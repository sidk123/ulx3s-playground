==> flow/design.v <==
module send_alphabet(
   input logic clk_25mhz,
   output logic ftdi_rxd,
   output logic [7:0] led
);
   logic clk;
   logic uart_tx_ready, uart_tx_done, uart_tick;
   logic [7:0] increment_counter;
   logic [7:0] sending_data;
   assign clk = clk_25mhz;
   enum logic [3:0] {SENDING, WAIT1, WAIT2} currState, nextState;
      always_ff @(posedge clk) begin
         currState <= nextState;
      end
      always_ff @(posedge clk) begin
         if (increment_counter == 8'd25 && uart_tx_done) begin
            increment_counter <= '0;
         end else if (uart_tx_done) begin
            increment_counter <= increment_counter + 1;
         end
      end
      uart_tx byte_sender (.clk_25mhz(clk_25mhz),
                           .uart_tx_ready(uart_tx_ready),
                           .uart_tx_done(uart_tx_done),
                           .uart_tick_out(uart_tick),
                           .led(led),
                           .ftdi_txd(ftdi_rxd),
                           .sending_data(sending_data)
                           );
   assign sending_data = 8'd65 + increment_counter;
   always_comb begin
     uart_tx_ready = 1'b0;
     nextState = WAIT1;
      case (currState)
         WAIT1: begin
            uart_tx_ready = 1'b0;
            nextState = uart_tick ? WAIT2 : WAIT1;
         end
         WAIT2: begin
            uart_tx_ready = 1'b0;
            nextState = uart_tick ? SENDING : WAIT2;
         end
         SENDING: begin
            uart_tx_ready = 1'b1;
            nextState = uart_tx_done ? WAIT1 : SENDING;
         end
      endcase
   end
endmodule : send_alphabet
module uart_tx(
   input logic clk_25mhz,
   input logic [7:0] sending_data,
   input logic uart_tx_ready,
   output logic [7:0] led,
   output logic ftdi_txd,
   output logic uart_tx_done,
   output logic uart_tick_out
);
   logic clk;
   assign clk = clk_25mhz;
   localparam NUM_CYCLES = 2604;  
   logic uart_tick;
   logic [2:0] current_bit_of_byte;
   logic [7:0] shifted_data;
   logic [$clog2(NUM_CYCLES):0] cycle_counter;
   enum logic [3:0] {IDLE, START, DATA, STOP} currState, nextState;
   assign uart_tick = (cycle_counter == NUM_CYCLES);
   assign uart_tick_out = uart_tick;
   always_ff @(posedge clk) begin
      if (uart_tick) begin
         cycle_counter <= '0;
      end else begin
         cycle_counter <= cycle_counter + 1;
      end
   end
   always_ff @(posedge clk) begin
      if (currState == DATA && uart_tick) begin
         current_bit_of_byte <= current_bit_of_byte + 1;  
      end
   end
   always_ff @(posedge clk) begin
      currState <= nextState;
   end
   assign uart_tx_done = (current_bit_of_byte == 3'd7) && (uart_tick);
   assign led = sending_data;
   assign shifted_data = (sending_data >> current_bit_of_byte);
   always_comb begin
      ftdi_txd = 1'b1;
      nextState = IDLE;
      case (currState)
         IDLE: begin
            ftdi_txd = 1'b1;
            nextState = uart_tx_ready ? START : IDLE;
         end
         START: begin
            ftdi_txd = 1'b0;
            nextState = uart_tick ? DATA : START;
         end
         DATA: begin
            ftdi_txd = shifted_data[0];
            nextState = (current_bit_of_byte == 3'd7 && uart_tick) ? STOP : DATA;
         end
         STOP: begin
            ftdi_txd = 1'b1;
            nextState = uart_tick ? IDLE : STOP;
         end
      endcase
   end
endmodule : uart_tx
# --- Step by step through the tools: send_alphabet ---
# Tool output for the design above, in the order of the flow.
# Line numbers count from 1 in the design file above.
setup:
  top_module: "send_alphabet"
  clk_port: "clk_25mhz"
  library: "sky130hd"
  lib_corner: "tt_025C_1v80"

# --- After elaboration ---
# Counts by Yosys on the flattened word-level netlist (proc, flatten, opt, wreduce; memories kept). Register bits leave out memories and registers merged into their read ports (data or address); mux counts leave out enables and synchronous resets folded into registers. Print and check cells are left out.
word_totals:
  out_inout_bits: 9
  reg_bits: 32
  word_cells: 33
  in_bits: 1
op_classes:
  addsub: 4
  reduce_logical: 5
  mux: 10
  shifts: 1
  eq_ne: 8
op_table:
  columns: ["op", "count"]
  rows:
  - ["case mux 4 bit (select 4 bit)", 1]
  - ["adder 13 x 1 -> 13 bit (second input constant)", 1]
  - ["== test 13 x 12 -> 1 bit (second input constant)", 1]
  - ["== test 4 x 2 -> 1 bit (second input constant)", 3]
  - ["case mux 4 bit (select 3 bit)", 1]
  - ["== test 4 x 1 -> 1 bit (second input constant)", 2]
  - ["logical NOT 4 bit", 2]
  - ["adder 7 x 8 -> 8 bit (first input constant)", 1]
  - ["adder 8 x 1 -> 8 bit (second input constant)", 1]
  - [">> shifter 8 x 3 -> 1 bit", 1]
  - ["== test 8 x 5 -> 1 bit (second input constant)", 1]
  - ["two-way mux 2 bit", 3]
  - ["two-way mux 1 bit", 4]
  - ["logical AND 1 bit", 3]
  - ["adder 3 x 1 -> 3 bit (second input constant)", 1]
  - ["== test 3 bit (second input constant)", 1]
  - ["case mux 1 bit (select 2 bit)", 1]

# --- Longest topological paths ---
# Longest topological path by Yosys (ltp), each cell counted once; first at word level (registers and memories cut), then after technology mapping (sequential cells cut; the memories' decode and read muxes count).
depth:
  ltp_word: 4
  ABC_AREA: 1
  mapped_depth: 10
  mapped_depth_nobuf: 10

# --- Synthesis result ---
# Yosys stat after the flow's synthesis: flattened, memories mapped to cells. It holds for the ABC_AREA given above (unset counts as 0); a run with the other value may have another netlist.
synth_totals:
  buf_cells: 1
  mapped_cells: 209
  seqArea_um2: 590.6
  flip_flops: 28
  mapped_area_um2: 1511.4
by_type:
  columns: ["type", "count", "area_total_um2"]
  rows:
  - ["sky130_fd_sc_hd__dfxtp_1", 25, 500.48]
  - ["sky130_fd_sc_hd__nand2_1", 47, 176.419]
  - ["sky130_fd_sc_hd__inv_1", 43, 161.405]
  - ["sky130_fd_sc_hd__edfxtp_1", 3, 90.086]
  - ["sky130_fd_sc_hd__ha_1", 6, 75.072]
  - ["sky130_fd_sc_hd__nand3_1", 15, 75.072]
  - ["sky130_fd_sc_hd__xor2_1", 8, 70.067]
  - ["sky130_fd_sc_hd__nor2_1", 17, 63.811]
  - ["sky130_fd_sc_hd__a21oi_1", 9, 45.043]
  - ["sky130_fd_sc_hd__o21ai_0", 8, 40.038]
  - ["sky130_fd_sc_hd__nand4_1", 5, 31.28]
  - ["sky130_fd_sc_hd__nor2_4", 2, 22.522]
  - ["sky130_fd_sc_hd__nor4_4", 1, 21.27]
  - ["sky130_fd_sc_hd__nand3_2", 2, 20.019]
  - ["sky130_fd_sc_hd__nor3_2", 2, 20.019]
  - ["sky130_fd_sc_hd__nor4_1", 3, 18.768]
  - ["sky130_fd_sc_hd__nand3b_1", 2, 15.014]
  - ["sky130_fd_sc_hd__o21ai_1", 3, 15.014]
# Other cell types: 6; their cells: 8.

# --- Path before layout ---
# Path of least setup slack by OpenSTA after synthesis, without wires, with an ideal clock, recovery checks aside; 20% of the period is set as input and as output delay. Where synthesis merged equal registers, the netlist keeps one of their names.
synth_path:
  path_kind: "register to output"
  start: "register increment_counter[0]"
  end: "output port ftdi_rxd"
  t_first_pin_ns: 0.000
  path_slack_ns: 0.920
  period_ns: 2.78
  arrival_time_ns: 1.304
  stages: 10
  required_time_ns: 2.224
  path_delay_ns: 1.304
  output_delay_ns: 0.556
  path_buffers: 0
  period_less_setup_slack_ns: 1.86
# "path_delay_ns" is the arrival time less input delay plus setup time.
# At an output port there is no setup time.
# "stages": output pins that drive a net of the path, with the launching flip-flop's if there is one; two outputs of one cell count as two.
# "period_less_setup_slack_ns" is the clock period less the worst setup slack; recovery checks do not enter. This is arithmetic on one report: input and output delays are still those of the set period (20% each).
# The rows between start and end are the longest chain of elaborated cells between them; the timing report does not say that the signal goes this way. Where chains are equally long, one stands for them.
# A line is the first line of the expression or statement that the cell stems from. Yosys adds cells for indexed reads and writes and turns some case tables into memories.
synth_between:
  path_cell_list: "sky130_fd_sc_hd__dfxtp_1 > sky130_fd_sc_hd__ha_1 > sky130_fd_sc_hd__nand2_1 > sky130_fd_sc_hd__nor2_1 > sky130_fd_sc_hd__nand3_1 > sky130_fd_sc_hd__nand2_1 > sky130_fd_sc_hd__nand3_1 > sky130_fd_sc_hd__nand3_1 > sky130_fd_sc_hd__nand2_1 > sky130_fd_sc_hd__a21oi_1"
  elab_chain_cells: 3
  cone_cells: 3
  lines_between: 3
  classes_between: "add/sub (1); shift (1); mux (1)"
synth_lines:
  columns: ["item", "line", "source"]
  rows:
  - ["from (decl)", 8, "logic [7:0] increment_counter;"]
  - ["from (assign)", 17, "increment_counter <= '0;"]
  - ["from (assign)", 19, "increment_counter <= increment_counter + 1;"]
  - ["adder 7 x 8 -> 8 bit", 30, "assign sending_data = 8'd65 + increment_counter;"]
  - [">> shifter 8 x 3 -> 1 bit", 86, "assign shifted_data = (sending_data >> current_bit_of_byte);"]
  - ["case mux 1 bit (select 2 bit)", 90, "case (currState)"]
  - ["to (decl)", 3, "output logic ftdi_rxd,"]

# --- Timing after layout ---
# Path of least setup slack in the final report of run A (OpenROAD, finished layout, wires in). Where an end is a register, its clock arrival counts in the times.
layout_path:
  path_kind: "register to output"
  start: "register increment_counter[0]"
  end: "output port led[6]"
  required_time_ns: 2.11
  t_first_pin_ns: 0.27
  path_buffers: 1
  arrival_time_ns: 1.93
  output_delay_ns: 0.53
  path_slack_ns: 0.18
  period_ns: 2.64
  stages: 8
# The rows between start and end are the longest chain of elaborated cells between them; the timing report does not say that the signal goes this way. Where chains are equally long, one stands for them.
layout_between:
  path_cell_list: "sky130_fd_sc_hd__dfxtp_2 > sky130_fd_sc_hd__ha_2 > sky130_fd_sc_hd__nand2_1 > sky130_fd_sc_hd__nor2_1 > sky130_fd_sc_hd__nand3_1 > sky130_fd_sc_hd__nand2_1 > sky130_fd_sc_hd__and2_1 > sky130_fd_sc_hd__clkdlybuf4s50_1"
  elab_chain_cells: 1
  cone_cells: 1
  lines_between: 1
  classes_between: "add/sub (1)"
layout_lines:
  columns: ["item", "line", "source"]
  rows:
  - ["from (decl)", 8, "logic [7:0] increment_counter;"]
  - ["from (assign)", 17, "increment_counter <= '0;"]
  - ["from (assign)", 19, "increment_counter <= increment_counter + 1;"]
  - ["adder 7 x 8 -> 8 bit", 30, "assign sending_data = 8'd65 + increment_counter;"]
  - ["to (decl)", 4, "output logic [7:0] led"]

send_alphabet through Yosys and OpenROAD on sky130hd: 2 stored runs, unordered, with their settings and measured results. The constraints put input and output delay at 20% of the set period each and load the outputs with 0.01 pF.
"period_reached_ns" = clock period - worst setup slack. The figure is calculated, with input and output delays left at 20% of the set period.
"worst_path_allowed_less_slack_ns" = time allowed to the worst setup path (clock period - input delay - output delay, where it has them) - its slack; a late launch clock adds to it, a late capture clock takes from it.
"power_total_w": no workload was simulated; the value follows from the tool's default switching activity.

--- run A ---
==> flow/run.sh <==
#!/bin/bash
# the make line also repeats the synthesis and layout settings of config.mk as NAME=value (left out here)
make -C /OpenROAD-flow-scripts/flow DESIGN_CONFIG=/design/flow/config.mk WORK_HOME=/design/flow/orfs CLKGATE_MAP_FILE= finish
==> flow/config.mk <==
export PLATFORM = sky130hd
export DESIGN_NAME = send_alphabet
export DESIGN_NICKNAME = send_alphabet
export VERILOG_FILES = /design/flow/design.v
export SDC_FILE = /design/flow/constraint.sdc
export NUM_CORES = 4
export LEC_CHECK = 0
export ABC_AREA = 1
export CAP_MARGIN = 15
export CORE_ASPECT_RATIO = 1.63
export CORE_MARGIN = 10
export CORE_UTILIZATION = 53
export CTS_CLUSTER_DIAMETER = 390
export MAX_ROUTING_LAYER = met5
export PLACE_DENSITY = 0.44
export SETUP_SLACK_MARGIN = -0.05
export SLEW_MARGIN = 0
export TNS_END_PERCENT = 10
==> flow/constraint.sdc <==
create_clock -name core_clock -period 2.64 [get_ports {clk_25mhz}]
set_input_delay 0.5280 -clock core_clock [delete_from_list [all_inputs] [get_ports {clk_25mhz}]]
set_output_delay 0.5280 -clock core_clock [all_outputs]
set_load 0.01 [all_outputs]

==> results, as YAML <==
results:
  finalCellArea_um2: 1709.1
  yosys.chip_area_um2: 1511.4
  power_total_w: 0.000759
  setup_ws_ns: 0.182
  period_reached_ns: 2.458
  fin_tns_ns: 0.000
  worst_path_allowed_less_slack_ns: 1.93
  critical_path_type: "register to output"
  worst_hold_slack_ns: 0.491
  total_die_area_um2: 5451.7

--- run B ---
==> flow/run.sh <==
#!/bin/bash
# the make line also repeats the synthesis and layout settings of config.mk as NAME=value (left out here)
make -C /OpenROAD-flow-scripts/flow DESIGN_CONFIG=/design/flow/config.mk WORK_HOME=/design/flow/orfs CLKGATE_MAP_FILE= finish
==> flow/config.mk <==
export PLATFORM = sky130hd
export DESIGN_NAME = send_alphabet
export DESIGN_NICKNAME = send_alphabet
export VERILOG_FILES = /design/flow/design.v
export SDC_FILE = /design/flow/constraint.sdc
export NUM_CORES = 4
export LEC_CHECK = 0
export CAP_MARGIN = 20
export CORE_MARGIN = 2
export CORE_UTILIZATION = 71
export CTS_CLUSTER_SIZE = 80
export GPL_ROUTABILITY_DRIVEN = 0
export PLACE_DENSITY = 0.36
export SLEW_MARGIN = 20
==> flow/constraint.sdc <==
create_clock -name core_clock -period 3.63 [get_ports {clk_25mhz}]
set_input_delay 0.7260 -clock core_clock [delete_from_list [all_inputs] [get_ports {clk_25mhz}]]
set_output_delay 0.7260 -clock core_clock [all_outputs]
set_load 0.01 [all_outputs]

==> results, as YAML <==
results:
  finalCellArea_um2: 1512.7
  yosys.chip_area_um2: 1416.4
  power_total_w: 0.0004362
  setup_ws_ns: 0.366
  period_reached_ns: 3.264
  fin_tns_ns: 0.000
  worst_path_allowed_less_slack_ns: 2.54
  critical_path_type: "register to output"
  worst_hold_slack_ns: 0.475
  total_die_area_um2: 2368.3
